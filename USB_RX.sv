==> flow/design.v <==
module USB_RX
(
    input logic dp,
    input logic dm,
    input logic clk,
    input logic n_rst,
    output logic RX_Data_Ready,
    output logic RX_Transfer_Active,
    output logic RX_Error,
    output logic flush,
    output logic Store_RX_Packet_Data,
    output logic [3:0] RX_Packet,
    output logic [7:0] RX_Packet_Data
);
    logic dp_sync, dm_sync;
    logic eop;
    logic d_orig, d_edge;
    logic w_en, r_en, shift_en, en8, en7, en5, en4, clear;
    logic bit8, bit7, bit5, bit4;
    logic store, clear_b;
    logic [7:0] byte_data, fifo_data, data;
    synchronizer DPLUS(.x(dp), .clk(clk), .n_rst(n_rst), .x_sync(dp_sync));
    synchronizer DMINUS(.x(dm), .clk(clk), .n_rst(n_rst), .x_sync(dm_sync));
    eop_det EOP(.dp(dp_sync), .dm(dm_sync), .clk(clk), .n_rst(n_rst), .eop(eop));
    nrzi_decoder NRZI(.d(dp_sync), .clk(clk), .n_rst(n_rst), .d_orig(d_orig), .d_edge(d_edge));
    stp_sr_8b_lsb SR8(.d(d_orig), .shift_en(shift_en), .clk(clk), .n_rst(n_rst), .byte_data(byte_data));
    rcu RCU(
        .d_edge(d_edge),
        .eop(eop),
        .bit8(bit8), .bit7(bit7), .bit5(bit5), .bit4(bit4),
        .clk(clk),
        .n_rst(n_rst),
        .byte_data(byte_data),
        .fifo_data(fifo_data),
        .w_en(w_en),
        .r_en(r_en),
        .shift_en(shift_en),
        .en8(en8), .en7(en7), .en5(en5), .en4(en4),
        .clear(clear),
        .RX_Data_Ready(RX_Data_Ready),
        .RX_Transfer_Active(RX_Transfer_Active),
        .RX_Error(RX_Error),
        .flush(flush),
        .Store_RX_Packet_Data(Store_RX_Packet_Data),
        .RX_Packet(RX_Packet),
        .RX_Packet_Data(RX_Packet_Data)
    );
    fifo_rx FIFO(
        .byte_data(byte_data),
        .w_en(w_en),
        .r_en(r_en),
        .clk(clk),
        .n_rst(n_rst),
        .fifo_data(fifo_data)
    );
    flex_counter #(4) B8(
        .clk(clk), .n_rst(n_rst), .clear(clear), .count_enable(en8), 
        .rollover_val(4'd8), .count_out(), .rollover_flag(bit8)
    );
    flex_counter #(3) B7(
        .clk(clk), .n_rst(n_rst), .clear(clear), .count_enable(en7), 
        .rollover_val(3'd5), .count_out(), .rollover_flag(bit7)
    );
    flex_counter #(3) B5(
        .clk(clk), .n_rst(n_rst), .clear(clear), .count_enable(en5), 
        .rollover_val(3'd4), .count_out(), .rollover_flag(bit5)
    );
    flex_counter #(3) B4(
        .clk(clk), .n_rst(n_rst), .clear(clear), .count_enable(en4), 
        .rollover_val(3'd3), .count_out(), .rollover_flag(bit4)
    );
endmodule
module eop_det
(
    input logic dp,
    input logic dm,
    input logic clk,
    input logic n_rst,
    output logic eop
);
    logic [1:0] eop_cnt;
    logic [1:0] nxt_eop_cnt;
    always_comb begin
        if(dp == 1'b0 && dm == 1'b0) begin
            nxt_eop_cnt = eop_cnt + 1;
        end else begin
            nxt_eop_cnt = 2'b0;
        end
    end
    always_ff @(posedge clk, negedge n_rst) begin
        if(n_rst == 1'b0) begin
            eop_cnt <= 2'b0;
            eop <= 1'b0;
        end else begin
            eop_cnt <= nxt_eop_cnt;
            if(eop_cnt == 2'b11) begin
                eop <= 1'b1;
            end else begin
                eop <= 1'b0;
            end
        end
    end
endmodule
module fifo_rx
(
    input logic [7:0] byte_data,
    input logic w_en,
    input logic r_en,
    input logic clk,
    input logic n_rst,
    output logic [7:0] fifo_data
);
    logic [7:0] fifo[1:0];
    logic [1:0] w_ptr;
    logic [1:0] r_ptr;
    logic [1:0] nxt_w_ptr;
    logic [1:0] nxt_r_ptr;
    always_comb begin
        if(w_en == 1'b0) begin
            nxt_w_ptr = w_ptr;
        end else begin
            nxt_w_ptr = w_ptr == 2'b01 ? 2'b0 : w_ptr + 1;
        end
    end
    always_comb begin
        if(r_en == 1'b0) begin
            nxt_r_ptr = r_ptr;
        end else begin
            nxt_r_ptr = r_ptr == 2'b01 ? 2'b0 : r_ptr + 1;
        end
    end
    always_ff @(posedge clk, negedge n_rst) begin
        if(n_rst == 1'b0) begin
            w_ptr <= 2'b0;
            r_ptr <= 2'b0;
            fifo[0] <= 8'b0;
            fifo[1] <= 8'b0;
            fifo_data <= 8'b0;
        end else begin
            w_ptr <= nxt_w_ptr;
            r_ptr <= nxt_r_ptr;
            if(w_en == 1'b1) begin
                fifo[w_ptr] <= byte_data;
            end
            if(r_en == 1'b1) begin
                fifo_data <= fifo[r_ptr];
            end
        end
    end
endmodule
module flex_counter
#(
    parameter NUM_CNT_BITS = 4
)
(
    input logic clk,
    input logic n_rst,
    input logic clear,
    input logic count_enable,
    input logic [(NUM_CNT_BITS - 1):0] rollover_val,
    output logic [(NUM_CNT_BITS - 1):0] count_out,
    output logic rollover_flag
);
    logic [(NUM_CNT_BITS - 1):0] nxt_cnt;
    logic nxt_flg;
    always_comb begin : NEXT_STATE_LOGIC
        if(clear == 1) begin
            nxt_cnt = 0;
            nxt_flg = 0;
        end else if(count_enable == 0) begin
            nxt_cnt = count_out;
            nxt_flg = rollover_flag;
        end else begin
            if(rollover_val == count_out + 1) begin
                nxt_cnt = count_out + 1;
                nxt_flg = 1;
            end else if(rollover_val == count_out) begin
                nxt_cnt = 1;
                nxt_flg = 0;
            end else begin
                nxt_cnt = count_out + 1;
                nxt_flg = 0;
            end
        end
    end
    always_ff @ (posedge clk, negedge n_rst) begin
        if(n_rst == 1'b0) begin
            count_out <= 0;
            rollover_flag <= 0;
        end else begin
            count_out <= nxt_cnt;
            rollover_flag <= nxt_flg;
        end
    end
endmodule
module nrzi_decoder
(
    input logic d,
    input logic clk,
    input logic n_rst,
    output logic d_orig,
    output logic d_edge
);
    logic q;
    always_ff @(posedge clk, negedge n_rst) begin
        if(n_rst == 1'b0) begin
            q <= 1'b0;
            d_orig <= 1'b0;
            d_edge <= 1'b0;
        end else begin
            q <= d;
            d_orig <= ~(d ^ q);
            d_edge <= d ^ q;
        end
    end
endmodule
module rcu
(
    input logic d_edge,
    input logic eop,
    input logic bit8, 
    input logic bit7, 
    input logic bit5, 
    input logic bit4,
    input logic clk,
    input logic n_rst,
    input logic [7:0] byte_data,
    input logic [7:0] fifo_data,
    output logic w_en,
    output logic r_en,
    output logic shift_en,
    output logic en8,
    output logic en7,
    output logic en5,
    output logic en4,
    output logic clear,
    output logic RX_Data_Ready,
    output logic RX_Transfer_Active,
    output logic RX_Error,
    output logic flush,
    output logic Store_RX_Packet_Data,
    output logic [3:0] RX_Packet,
    output logic [7:0] RX_Packet_Data
);
    typedef enum logic [5:0] {
        IDLE,
        START,
        SYNCWAIT,
        SYNC,
        PIDWAIT,
        PID,
        ACK,
        NAK,
        OUT,
        IN,
        TKNADDR,
        TKNENDWAIT,
        TKNEND,
        TKNCRCWAIT,
        TKNCRC,
        DWAIT1,
        DSTORE1,
        DWAIT2,
        DSTORE2,
        DATAWAIT,
        DATASTORE,
        DATASTORE2,
        CRCWAIT,
        CRC1,
        CRC2,
        EOP,
        FLUSH,
        ERR
    } state_t;
    state_t state, nxt_state;
    always_ff @(posedge clk, negedge n_rst) begin : STATE_LOGIC
        if(n_rst == 1'b0) begin
            state <= IDLE;
        end else begin
            state <= nxt_state;
        end
    end
    always_comb begin : NEXT_STATE_LOGIC
        case(state)
        IDLE: nxt_state = eop ? ERR : d_edge ? START : IDLE;
        START: nxt_state = eop ? ERR : SYNCWAIT;
        SYNCWAIT: nxt_state = eop ? ERR : bit8 ? SYNC : SYNCWAIT;
        SYNC: nxt_state = eop ? ERR : byte_data == 8'b00000001 ? PIDWAIT : ERR;
        PIDWAIT: nxt_state = eop ? ERR : bit8 ?  PID : PIDWAIT;
        PID: nxt_state = eop ? ERR :
             byte_data == 8'b00011110 ? EOP : 
             byte_data == 8'b11010010 ? ACK :
             byte_data == 8'b01011010 ? NAK :
             byte_data == 8'b11100001 ? OUT :
             byte_data == 8'b01101001 ? IN :
             byte_data == 8'b11000011 ? DWAIT1 :
             byte_data == 8'b01001011 ? DWAIT1 : ERR;
        ACK: nxt_state = eop ? ERR : EOP;
        NAK: nxt_state = eop  ? ERR : EOP;
        OUT: nxt_state = eop ? ERR : bit7 ? TKNADDR : OUT;
        IN: nxt_state = eop ? ERR : bit7 ?  TKNADDR : IN;
        TKNADDR: nxt_state = (eop | (byte_data[7:1] != 7'b1000001)) ? ERR : TKNENDWAIT;
        TKNENDWAIT: nxt_state = eop ? ERR : bit4 ? TKNEND : TKNENDWAIT;
        TKNEND: nxt_state = (eop | (byte_data[7:4] != 4'b1001)) ? ERR : TKNCRCWAIT;
        TKNCRCWAIT: nxt_state = eop ? ERR : bit5 ? TKNCRC : TKNCRCWAIT;
        TKNCRC: nxt_state = (eop | byte_data[7:3] != 5'b10101) ? ERR : EOP;
        DWAIT1: nxt_state = eop ? CRCWAIT : bit8 ? DSTORE1: DWAIT1;
        DSTORE1: nxt_state = eop ? CRCWAIT : DWAIT2;
        DWAIT2: nxt_state = eop ? CRCWAIT : bit8 ? DSTORE2 : DWAIT2;
        DSTORE2: nxt_state = eop ? CRCWAIT : DATAWAIT;
        DATAWAIT: nxt_state = eop ? CRCWAIT : bit8 ? DATASTORE : DATAWAIT;
        DATASTORE: nxt_state = eop ? CRCWAIT : DATASTORE2;
        DATASTORE2: nxt_state = eop ? CRCWAIT : DATAWAIT;
        CRCWAIT: nxt_state = CRC1;
        CRC1: nxt_state = fifo_data == 8'b10101010 ? CRC2 : FLUSH;
        CRC2: nxt_state = fifo_data == 8'b01010101 ? IDLE : FLUSH;
        EOP: nxt_state = eop ? IDLE : EOP;
        FLUSH: nxt_state = IDLE;
        ERR: nxt_state = IDLE;
        default: nxt_state = IDLE;
        endcase
    end
    always_comb begin : OUTPUT_LOGIC
        w_en = 1'b0;
        r_en = 1'b0;
        shift_en = 1'b0;
        en8 = 1'b0;
        en7 = 1'b0;
        en5 = 1'b0;
        en4 = 1'b0;
        clear = 1'b0;
        RX_Data_Ready = 1'b0;
        RX_Transfer_Active = 1'b1;  
        RX_Error = 1'b0;
        flush = 1'b0;
        Store_RX_Packet_Data = 1'b0;
        RX_Packet = 4'b0;
        RX_Packet_Data = 8'b0;
        case(state)
        IDLE: begin 
            RX_Transfer_Active = 1'b0;
            clear = 1'b1;
        end
        START: begin
            en8 = 1'b1;
            shift_en = 1'b1;
            flush = 1'b1;
        end
        SYNCWAIT: begin
            en8 = 1'b1;
            shift_en = 1'b1;
        end
        SYNC: begin
            en8 = 1'b1;
            shift_en = 1'b1;
        end
        PIDWAIT: begin
            en8 = 1'b1;
            shift_en = 1'b1;
        end
        PID: begin
            en8 = 1'b1;
            shift_en = 1'b1;
        end
        ACK: RX_Packet = 4'b0100;
        NAK: RX_Packet = 4'b1000;
        OUT: begin
            RX_Packet = 4'b0010;
            en7 = 1'b1;
            shift_en = 1'b1;
        end
        IN: begin
            RX_Packet = 4'b0001;
            en7 = 1'b1;
            shift_en = 1'b1;
        end
        TKNADDR: begin
            en4 = 1'b1;
            shift_en = 1'b1;
        end
        TKNENDWAIT: begin
            en4 = 1'b1;
            shift_en = 1'b1;
        end
        TKNEND: begin
            en5 = 1'b1;
            shift_en = 1'b1;
        end
        TKNCRCWAIT: begin
            en5 = 1'b1;
            shift_en = 1'b1;
        end
        TKNCRC: begin
        end
        DWAIT1: begin
            en8 = 1'b1;
            shift_en = 1'b1;
        end
        DSTORE1: begin
            en8 = 1'b1;
            shift_en = 1'b1;
            w_en = 1'b1;
        end
        DWAIT2: begin
            en8 = 1'b1;
            shift_en = 1'b1;
        end
        DSTORE2: begin
            en8 = 1'b1;
            shift_en = 1'b1;
            w_en = 1'b1;
        end
        DATAWAIT: begin
            en8 = 1'b1;
            shift_en = 1'b1;
        end
        DATASTORE: begin
            en8 = 1'b1;
            shift_en = 1'b1;
            w_en = 1'b1;
            r_en = 1'b1;
        end
        DATASTORE2: begin
            en8 = 1'b1;
            shift_en = 1'b1;
            Store_RX_Packet_Data = 1'b1;
            RX_Packet_Data = fifo_data;
        end
        CRCWAIT : r_en = 1'b1;
        CRC1: r_en = 1'b1;
        CRC2: begin
            RX_Data_Ready = 1'b1;
        end
        EOP: begin
        end
        FLUSH: begin
            clear = 1'b1;
            RX_Error = 1'b1;
            flush = 1'b1;
        end
        ERR: RX_Error = 1'b1;
        endcase
    end
endmodule
module stp_sr_8b_lsb
(
    input logic d,
    input logic shift_en,
    input logic clk,
    input logic n_rst,
    output logic [7:0] byte_data
);
    logic [7:0] nxt_byte;
    always_comb begin
        if(shift_en == 1'b0) begin
            nxt_byte = byte_data;
        end else begin
            nxt_byte = {d, byte_data[7:1]};
        end
    end
    always_ff @(posedge clk, negedge n_rst) begin
        if(n_rst == 1'b0) begin
            byte_data <= 8'b0;
        end else begin
            byte_data <= nxt_byte;
        end
    end
endmodule
module synchronizer
(
    input logic x,
    input logic clk,
    input logic n_rst,
    output logic x_sync
);
    logic q;
    always_ff @(posedge clk, negedge n_rst) begin
        if(n_rst == 1'b0) begin
            q <= 1'b0;
            x_sync <= 1'b0;
        end else begin
            q <= x;
            x_sync <= q;
        end
    end
endmodule
* Reports on USB_RX
The steps from the RTL of USB_RX to its reports follow in flow order. Lines are those of the file above, counted from 1. A cell with n/a has no value.
Inputs: design top USB_RX, clock input clk, library sky130hd, library corner tt_025C_1v80

* Word-level counts
Counts by Yosys on the flattened word-level netlist (proc, flatten, opt, wreduce). Print and check cells are left out.
Bit counts: flip-flop bits (word level) 69, output and inout bits 17, elaborated cells 201
Operators by class: $add $sub $neg 7, equality and inequality tests 51, muxes and demuxes 90, bitwise gates (word level) 9, reduce/logical cells 20
Operators by type and width (count):
- 6-bit case mux with 24-bit select | 1
- 6-bit 2-to-1 mux | 18
- 6-bit by 5-bit == test with 1-bit output with constant B | 12
- 3-bit by 32-bit == test with 1-bit output with constant A | 2
- 6-bit by 4-bit == test with 1-bit output with constant B | 8
- 3-bit 2-to-1 mux | 16
- 5-bit 2-to-1 mux | 8
- 2-bit by 32-bit == test with 1-bit output with constant A | 1
- 4-bit by 32-bit == test with 1-bit output with constant A | 1
- 8-bit by 7-bit == test with 1-bit output with constant B | 4
- 8-bit == test with constant B | 4
- 1-bit 2-to-1 mux | 29
- 6-bit by 3-bit == test with 1-bit output with constant B | 4
- 2-bit 2-to-1 mux | 11
- 18-bit OR reduction | 1
- 2-bit OR reduction | 8
- 8-bit case mux with 2-bit select | 1
- 4-bit case mux with 4-bit select | 1
- 4-bit 2-to-1 mux | 4
- 12-bit OR reduction | 1
- 3-bit by 1-bit adder with 4-bit output with constant B | 3
- 6-bit by 2-bit == test with 1-bit output with constant B | 2
- 2-bit nonzero test | 4
- 8-bit by 1-bit == test with 1-bit output with constant B | 1
- 8-bit by 5-bit == test with 1-bit output with constant B | 1
- 8-bit 2-to-1 mux | 1
- 7-bit inequality test with constant B | 1
- 2-bit by 1-bit adder with 2-bit output with constant B | 3
Other operator kinds: 16; their cells: 26.

* Depth
Longest topological path by Yosys (ltp), each cell counted once; first at word level (registers and memories cut), then after technology mapping (sequential cells cut; the memories' decode and read muxes count).
Logic depth: depth after elaboration 10, ABC_AREA 0, depth in mapped cells 7

* Netlist
Yosys stat after the flow's synthesis: flattened, memories mapped to cells. It holds for the ABC_AREA given above (unset counts as 0); a run with the other value may have another netlist. The area totals of this step are shown rounded.
Synthesis totals: standard cells after synthesis 373, mapped area 4120 um^2, area of sequential cells 2230 um^2, flip-flop cells 89
Cell types:
- sky130_fd_sc_hd__dfrtp_1 | count 88, total area 2.2E+03 um^2
- sky130_fd_sc_hd__mux2_2 | count 22, total area 247.738 um^2
- sky130_fd_sc_hd__ha_1 | count 13, total area 162.656 um^2
- sky130_fd_sc_hd__nand2_1 | count 31, total area 116.362 um^2
- sky130_fd_sc_hd__a21oi_1 | count 22, total area 110.106 um^2
- sky130_fd_sc_hd__nor2_1 | count 28, total area 105.101 um^2
- sky130_fd_sc_hd__mux2i_1 | count 9, total area 90.086 um^2
- sky130_fd_sc_hd__nor2b_1 | count 12, total area 75.072 um^2
- sky130_fd_sc_hd__o21ai_0 | count 15, total area 75.072 um^2
- sky130_fd_sc_hd__inv_1 | count 19, total area 71.318 um^2
- sky130_fd_sc_hd__and2_2 | count 8, total area 60.058 um^2
- sky130_fd_sc_hd__nand3_1 | count 10, total area 50.048 um^2
- sky130_fd_sc_hd__nor4bb_1 | count 5, total area 50.048 um^2
- sky130_fd_sc_hd__clkbuf_1 | count 13, total area 48.797 um^2
- sky130_fd_sc_hd__and2_1 | count 7, total area 43.792 um^2
- sky130_fd_sc_hd__xor2_1 | count 4, total area 35.034 um^2
- sky130_fd_sc_hd__mux2_4 | count 2, total area 30.029 um^2
- sky130_fd_sc_hd__nor3b_1 | count 4, total area 30.029 um^2
Other cell types: 37; their cells: 61. By module: a second synthesis without flattening, with its own total; a netlist apart from the flattened one above.
Unflattened totals: cell total of the unflattened synthesis 390, area (unflattened synthesis) 4370 um^2
Each row is one instance without its submodules.
Modules:
- rcu | instances 1, cells 153, area 1440 um^2, sequential area 702 um^2
- fifo_rx | instances 1, cells 74, area 1070 um^2, sequential area 651 um^2
- flex_counter (NUM_CNT_BITS=3) | instances 3, cells 31, area 292 um^2, sequential area 100 um^2
- flex_counter (NUM_CNT_BITS=4) | instances 1, cells 36, area 333 um^2, sequential area 125 um^2
- stp_sr_8b_lsb | instances 1, cells 17, area 332 um^2, sequential area 200 um^2
- eop_det | instances 1, cells 6, area 110 um^2, sequential area 75.1 um^2
- synchronizer | instances 2, cells 2, area 50.0 um^2, sequential area 50.0 um^2
- nrzi_decoder | instances 1, cells 5, area 92.6 um^2, sequential area 75.1 um^2
- USB_RX | instances 1, cells 2, area 7.5 um^2, sequential area 0.0 um^2

* Path before layout
OpenSTA on the mapped netlist: ideal clock, no wires. The path of least setup slack (recovery checks aside). Input and output delay are each 20% of the period. Register names are those of the netlist, which keeps one name where synthesis merged equal registers.
Timing path after synthesis: kind reg-to-reg, from register RCU.state, to register SR8.byte_data[7], clock period 2360 ps, time at the first pin 0 ps, data arrival time 1701 ps, setup slack 534 ps, path delay 1826 ps, stages on the path 5, path buffers 0, synthesis period reached 1826 ps
"path delay" = arrival - input delay + setup time. "stages on the path": output pins that drive a net of the path, with the launching flip-flop's if there is one; two outputs of one cell count as two. "synthesis period reached" = period - worst setup slack (recovery checks aside). The figure is calculated, with input and output delays left at 20% of the set period. An end named without its bit number is one bit of that signal or, where synthesis recoded a state register, one of its new flip-flops. The rows between start and end are the longest chain of elaborated cells between them; the timing report does not say that the signal goes this way. Where chains are equally long, one stands for them. Each line given opens the expression or statement behind the cell; cells for indexed reads and writes are added by Yosys, which also makes memories of some case tables.
Between the ends, after synthesis: cells stage by stage sky130_fd_sc_hd__dfrtp_1 > sky130_fd_sc_hd__or4_4 > sky130_fd_sc_hd__nor3_4 > sky130_fd_sc_hd__nand4b_4 > sky130_fd_sc_hd__mux2_4, length of the longest elaborated chain 3
RTL lines, path after synthesis:
- start, declared | RTL line 275 | state_t state, nxt_state;
- start, assigned | RTL line 278 | state <= IDLE;
- start, assigned | RTL line 280 | state <= nxt_state;
- 6-bit by 1-bit == test with 1-bit output | RTL line 339 | case(state)
- 18-bit OR reduction
- 1-bit 2-to-1 mux | RTL line 339
- end, assigned | RTL line 463 | byte_data <= 8'b0;
- end, assigned | RTL line 465 | byte_data <= nxt_byte;
- end, declared | RTL line 451 | output logic [7:0] byte_data

* Path in the finished layout
Path of least setup slack in the final report of flow run 1 (OpenROAD, finished layout, wires in). Where an end is a register, its clock arrival counts in the times. The path's times are printed in steps of 10 ps; the period is the one set.
Timing path after layout: kind reg-to-output, from register RCU.state, to output flush, clock period 3450 ps, output delay 690 ps, time at the first pin 360 ps, data arrival time 1590 ps, setup slack 1170 ps, stages on the path 3, path buffers 1
An end named without its bit number is one bit of that signal or, where synthesis recoded a state register, one of its new flip-flops. The rows between start and end are the longest chain of elaborated cells between them; the timing report does not say that the signal goes this way. Where chains are equally long, one stands for them.
Between the ends, after layout: cells stage by stage sky130_fd_sc_hd__dfrtp_1 > sky130_fd_sc_hd__or2_2 > sky130_fd_sc_hd__clkdlybuf4s50_1, length of the longest elaborated chain 3
RTL lines, path after layout:
- start, declared | RTL line 275 | state_t state, nxt_state;
- start, assigned | RTL line 278 | state <= IDLE;
- start, assigned | RTL line 280 | state <= nxt_state;
- 6-bit by 1-bit == test with 1-bit output | RTL line 339 | case(state)
- 2-bit OR reduction
- 1-bit 2-to-1 mux | RTL line 339
- end, declared | RTL line 10 | output logic flush,

Hand-over note for USB_RX

Stored flow runs of USB_RX (2 of them; Yosys, OpenROAD, sky130hd). They differ in their settings and are not a sequence. Constraints: input delay and output delay 20% of the set period each, output load 0.01 pF.
"achieved clock period": clock period set for the run, less the worst setup slack. It is reckoned from that one timing run; input and output delays stay at 20% of the period that was set.
"worst setup path time": the worst setup path's part of the clock period (all of it between registers, 20% less for each end at a port) less its slack. A launch clock that arrives late makes it longer, a capture clock that arrives late makes it shorter.
"power": no workload was simulated; the value follows from the tool's default switching activity.
"worst setup path time" is known to 10 ps.
The measured numbers are rounded.
[flow run 1] settings: period_ns=3.45, CORE_UTILIZATION=45, PLACE_DENSITY_LB_ADDON=0.08, CELL_PAD_IN_SITES_DETAIL_PLACEMENT=1, CTS_CLUSTER_SIZE=29, CAP_MARGIN=20, CORE_MARGIN=2, SLEW_MARGIN=20
[flow run 1] result: chip area after synthesis (Yosys) 4120 um^2, die area 9930 um^2, standard-cell area of the final layout 4610 um^2, utilization 0.523, worst setup slack after layout 1170 ps, total negative slack 0 ps, worst hold slack 359 ps, power 1.82 mW, achieved clock period 2281 ps, worst setup path time 1590 ps, worst setup path kind reg-to-output
[flow run 2] settings: period_ns=1.26, CORE_UTILIZATION=68, SETUP_SLACK_MARGIN=0.11, PLACE_DENSITY=0.94, HOLD_SLACK_MARGIN=0.26, CORE_ASPECT_RATIO=0.79, CORE_MARGIN=10, CELL_PAD_IN_SITES_DETAIL_PLACEMENT=0, ABC_AREA=0, GPL_TIMING_DRIVEN=1, MIN_ROUTING_LAYER=met1, MAX_ROUTING_LAYER=met4, CAP_MARGIN=20, SLEW_MARGIN=20
[flow run 2] result: did not finish, clock tree synthesis stopped with DPL-0038

End of note.
